==> flow/design.v <==
`timescale 1ns / 1ps
module ili9341_colour_ramp( start, clk, bl, rst, dc, cs, din );
    input start;
    input clk;
    output bl;
    output rst;
    output dc;
    output cs;
    output din;
    reg int_bl = 1'b1;
    reg int_rst = 1'b1;
    reg int_dc = 1'bx;
    reg int_din = 1'bx;
    reg int_cs = 1'b1;
    localparam r_start      = 16'b0000100000000000;
    localparam r_limit      = 16'b1111100000000000;
    localparam g_start      = 16'b0000000000100000;
    localparam g_limit      = 16'b0000011111100000;
    localparam b_start      = 16'b0000000000000001;
    localparam b_limit      = 16'b0000000000011111;
    localparam rg_start     = 16'b0000100001000000;
    localparam rg_limit     = 16'b1111111111000000;
    localparam rb_start     = 16'b0000100000000001;
    localparam rb_limit     = 16'b1111100000011111;
    localparam gb_start     = 16'b0000000001000001;
    localparam gb_limit     = 16'b0000011111011111;
    localparam grey_start   = 16'b0000100001000001;
    localparam grey_limit   = 16'b1111111111011111;
    localparam all_start    = 16'b1111111111111111;
    localparam all_limit    = 16'b1111111111111111;
    localparam black_start  = 16'b0000000000000000;
    localparam black_limit  = 16'b1111111111111111;
    localparam WAIT = 3'b000, COMMAND_X = 3'b001, WRITE_X = 3'b010, COMMAND_Y = 3'b011, WRITE_Y = 3'b100, COMMAND_RAM = 3'b101, WRITE_RGB = 3'b110, WRITE = 3'b111;
    reg [2:0] state = WAIT;
    reg [2:0] next_state = WAIT;
    localparam RED = 4'h0, GREEN = 4'h1, BLUE = 4'h2, RED_GREEN = 4'h3, RED_BLUE = 4'h5, GREEN_BLUE = 4'h6, GREY = 4'h7, ALL = 4'h8, BLACK = 4'h9; 
    reg [3:0] colour_state = RED;
    reg [7:0] rgb_len = 8'h0F;
    reg [15:0] r_val = r_start;
    reg [15:0] g_val = g_start;
    reg [15:0] b_val = b_start;
    reg [15:0] rg_val = rg_start;
    reg [15:0] rb_val = rb_start;
    reg [15:0] gb_val = gb_start;
    reg [15:0] grey_val = grey_start;
    reg [15:0] all_val = all_start;
    reg [15:0] black_val = black_start;
    reg [15:0] rgb_val = r_start;
    reg [15:0] rgb_incr = r_start;
    reg [15:0] rgb_limit = r_limit;
    reg [7:0] x_command = 8'h2A;
    reg [7:0] y_command = 8'h2B;
    reg [7:0] ram_command = 8'h2C;
    reg [7:0] command_len = 8'h07;
    reg [31:0] x_val = 32'h001600D8;   
    reg [31:0] y_val = 32'h003E0100;   
    reg [7:0] xy_len = 8'h1F;
    localparam square_size = 65;
    reg [7:0] row = 8'h00;
    reg [7:0] col = 8'h00;
    reg [31:0] data = 32'h00000000;
    reg [7:0] index = 8'h00;
    assign bl = int_bl;
    assign rst = int_rst;
    assign dc = int_dc;
    assign cs = int_cs;
    assign din = int_din;
    always @ (negedge clk)
    begin            
        case (state)
        WAIT:
        begin
            if (start)
                state <= COMMAND_X;
        end
        COMMAND_X:
        begin
            int_cs <= 1'b1;
            int_dc <= 1'b0;
            data <= x_command;
            index <= command_len;
            next_state <= WRITE_X;
            state <= WRITE;
        end
        WRITE_X:
        begin
            int_cs <= 1'b1;
            int_dc <= 1'b1;
            data <= x_val;
            index <= xy_len;
            next_state <= COMMAND_Y;
            state <= WRITE;
        end
        COMMAND_Y:
        begin
            int_cs <= 1'b1;
            int_dc <= 1'b0;
            data <= y_command;
            index <= command_len;
            next_state <= WRITE_Y;
            state <= WRITE;
        end
        WRITE_Y:
        begin
            int_cs <= 1'b1;
            int_dc <= 1'b1;
            data <= y_val;
            index <= xy_len;
            next_state <= COMMAND_RAM;
            state <= WRITE;
        end
        COMMAND_RAM:
        begin
            int_cs <= 1'b1;
            int_dc <= 1'b0;
            data <= ram_command;
            index <= command_len;
            next_state <= WRITE_RGB;
            state <= WRITE;
        end
        WRITE_RGB:
        begin
            int_cs <= 1'b1;
            int_dc <= 1'b1;
            col <= col + 1;
            if (rgb_val >= rgb_limit)
                rgb_val <= rgb_incr;
            else
                rgb_val <= rgb_val + rgb_incr;
            if (col == square_size - 1)
            begin
                col <= 0;
                case (colour_state)
                RED:
                begin
                    r_val <= rgb_val;
                    rgb_val <= g_val;
                    rgb_incr <= g_start;
                    rgb_limit <= g_limit;
                    colour_state <= GREEN;
                end
                GREEN:
                begin
                    g_val <= rgb_val;
                    rgb_val <= b_val;
                    rgb_incr <= b_start;
                    rgb_limit <= b_limit;
                    colour_state <= BLUE;
                end
                BLUE:
                begin
                    b_val <= rgb_val;
                    row <= row + 1;
                    if (row == square_size - 1)
                    begin
                        row <= 0;
                        rgb_val <= rg_val;
                        rgb_incr <= rg_start;
                        rgb_limit <= rg_limit;
                        colour_state <= RED_GREEN;
                    end
                    else
                    begin
                        rgb_val <= r_val;
                        rgb_incr <= r_start;
                        rgb_limit <= r_limit;
                        colour_state <= RED;
                    end
                end
                RED_GREEN:
                begin
                    rg_val <= rgb_val;
                    rgb_val <= rb_val;
                    rgb_incr <= rb_start;
                    rgb_limit <= rb_limit;
                    colour_state <= RED_BLUE;
                end
                RED_BLUE:
                begin
                    rb_val <= rgb_val;
                    rgb_val <= gb_val;
                    rgb_incr <= gb_start;
                    rgb_limit <= gb_limit;
                    colour_state <= GREEN_BLUE;
                end
                GREEN_BLUE:
                begin
                    gb_val <= rgb_val;
                    row <= row + 1;
                    if (row == square_size - 1)
                    begin
                        row <= 0;
                        rgb_val <= grey_val;
                        rgb_incr <= grey_start;
                        rgb_limit <= grey_limit;
                        colour_state <= GREY;
                    end
                    else
                    begin
                        rgb_val <= rg_val;
                        rgb_incr <= rg_start;
                        rgb_limit <= rg_limit;
                        colour_state <= RED_GREEN;
                    end
                end
                GREY:
                begin
                    grey_val <= rgb_val;
                    rgb_val <= all_val;
                    rgb_incr <= all_start;
                    rgb_limit <= all_limit;
                    colour_state <= ALL;
                end
                ALL:
                begin
                    all_val <= rgb_val;
                    rgb_val <= black_val;
                    rgb_incr <= black_start;
                    rgb_limit <= black_limit;
                    colour_state <= BLACK;
                end
                BLACK:
                begin
                    black_val <= rgb_val;
                    row <= row + 1;
                    if (row == square_size - 1)
                    begin
                        row <= 0;
                        rgb_val <= r_val;
                        rgb_incr <= r_start;
                        rgb_limit <= r_limit;
                        colour_state <= RED;
                    end
                    else
                    begin
                        rgb_val <= grey_val;
                        rgb_incr <= grey_start;
                        rgb_limit <= grey_limit;
                        colour_state <= GREY;
                    end
                end
                endcase
            end
            data <= rgb_val;
            index <= rgb_len;
            next_state <= WRITE_RGB;
            state <= WRITE;
        end
        WRITE:
        begin
            int_cs <= 1'b0;
            if (index == 8'h00)
                state <= next_state;
            else
                index <= index - 1;
            int_din <= data[index];
        end
        endcase
    end
endmodule
From RTL to reports: ili9341_colour_ramp

Tool output for the design above, in the order of the flow.
Lines are those of the file above, counted from 1.
Cell names lack the library's common part.
The mark n/a stands for no value.

Top: ili9341_colour_ramp
Clock: clk
Standard-cell library: sky130hd
Corner: tt_025C_1v80

Elaborated design

Counts by Yosys on the flattened word-level netlist (proc, flatten, opt, wreduce; memories kept). Register bits leave out memories and registers merged into their read ports (data or address). Print and check cells are left out.

Bits of input ports: 2
Register bits after elaboration: 261
Word-level cells: 110

Reductions and logical operators: 33
Shifts and indexed selects: 1
Order comparisons: 1
Add/subtract/negate cells: 4
Multiplexer cells: 29
Eq/ne operators: 20

Operators with widths:

| cell                                                 | number |
| parallel mux 16 bit (select 9 bit)                   | 2 |
| parallel mux 32 bit (select 6 bit)                   | 1 |
| parallel mux 16 bit (select 8 bit)                   | 1 |
| two-way mux 16 bit                                   | 5 |
| AND reduction 3 bit                                  | 13 |
| parallel mux 4 bit (select 9 bit)                    | 1 |
| variable part select 32 x 8 -> 1 bit                 | 1 |
| parallel mux 8 bit (select 4 bit)                    | 1 |
| two-way mux 8 bit                                    | 3 |
| two-way mux 11 bit                                   | 2 |
| adder 16 bit                                         | 1 |
| greater-or-equal comparator 16 bit                   | 1 |
| adder 8 x 1 -> 8 bit (second input constant)         | 2 |
| equality test 8 x 7 -> 1 bit (second input constant) | 2 |
| parallel mux 3 bit (select 5 bit)                    | 1 |
| two-way mux 7 bit                                    | 2 |
| equality test 3 bit (second input constant)          | 4 |
| equality test 4 x 3 -> 1 bit (second input constant) | 3 |
| two-way mux 3 bit                                    | 4 |
| OR reduction 3 bit                                   | 3 |
| nonzero test 9 bit                                   | 1 |
| parallel mux 3 bit (select 3 bit)                    | 1 |
| equality test 4 x 2 -> 1 bit (second input constant) | 2 |
| equality test 4 bit (second input constant)          | 2 |
| subtractor 8 x 1 -> 8 bit (second input constant)    | 1 |
| logical NOT 8 bit                                    | 1 |
| nonzero test 8 bit                                   | 1 |
| inequality test 2 bit (second input constant)        | 3 |

Other operator kinds: 17; their cells: 23.

Longest topological paths

Longest topological path by Yosys (ltp), each cell counted once; first at word level (registers and memories cut), then after technology mapping (sequential cells cut; the memories' decode and read muxes count).

Depth in word-level cells: 4
ABC_AREA: 1
Gate-level depth with buffers: 16

Mapped cells and area

Source: synth_stat.txt of the flow (Yosys; design flattened, memories mapped). It holds for the ABC_AREA given above (unset counts as 0); a run with the other value may have another netlist.

Cell area after synthesis: 11566.1 um^2
Flip-flop cells: 224
Sequential area: 6726.5 um^2
Standard cells after synthesis: 1212

Cells by type:

| cell     | number | total area (um^2) |
| edfxtp_1 | 224    | 6.73E+03 |
| nand2_1  | 316    | 1.19E+03 |
| inv_1    | 156    | 585.562 |
| nor2_1   | 144    | 540.518 |
| ha_1     | 36     | 450.432 |
| nand3_1  | 84     | 420.403 |
| a21oi_1  | 48     | 240.23 |
| o21ai_0  | 45     | 225.216 |
| buf_6    | 13     | 146.39 |
| xor2_1   | 13     | 113.859 |
| nand4_1  | 15     | 93.84 |
| o211ai_1 | 11     | 82.579 |
| nor2_4   | 7      | 78.826 |
| o21ai_1  | 13     | 65.062 |
| a21oi_2  | 6      | 52.55 |
| nor3_1   | 10     | 50.048 |
| nand2_4  | 4      | 45.043 |
| nand2_2  | 7      | 43.792 |

Other cell types: 27; their cells: 60.

Ticket comment

Stored flow runs of ili9341_colour_ramp (2 of them; Yosys, OpenROAD, sky130hd). They differ in their settings and are not a sequence. Constraints: input delay and output delay 20% of the set period each, output load 0.01 pF.
"overall power" is the tool's figure for a default switching activity; nothing was simulated.
Among the settings, - means not set for that run.
Among the results, - means that no value is shown for the run.

| name                                    | job 1   | job 2 |
| period_ns                               | 2.54    | 3.21  |
| CORE_UTILIZATION                        | 50      | 71    |
| PLACE_DENSITY_LB_ADDON                  | 0.25    | 0.02  |
| ABC_AREA                                | 1       | 0     |
| CTS_CLUSTER_SIZE                        | 21      | -     |
| CAP_MARGIN                              | 15      | 0     |
| SLEW_MARGIN                             | 35      | 15    |
| MAX_ROUTING_LAYER                       | met4    | -     |
| CORE_MARGIN                             | 2       | 6     |
| CELL_PAD_IN_SITES_GLOBAL_PLACEMENT      | -       | 3     |
| GPL_ROUTABILITY_DRIVEN                  | -       | 0     |
| lowest hold slack (ns)                  | 0.500   | -     |
| total die area (um^2)                   | 24364.1 | -     |
| total negative setup slack (ns)         | -0.887  | -     |
| standard-cell area after routing (um^2) | 13924.6 | -     |
| overall power (µW)                      | 12053   | -     |
| worst setup slack after layout (ns)     | -0.313  | -     |
| synthesized cell area (um^2)            | 11566.1 | -     |

Job 2: no final report: placement broke off with FLW-0024
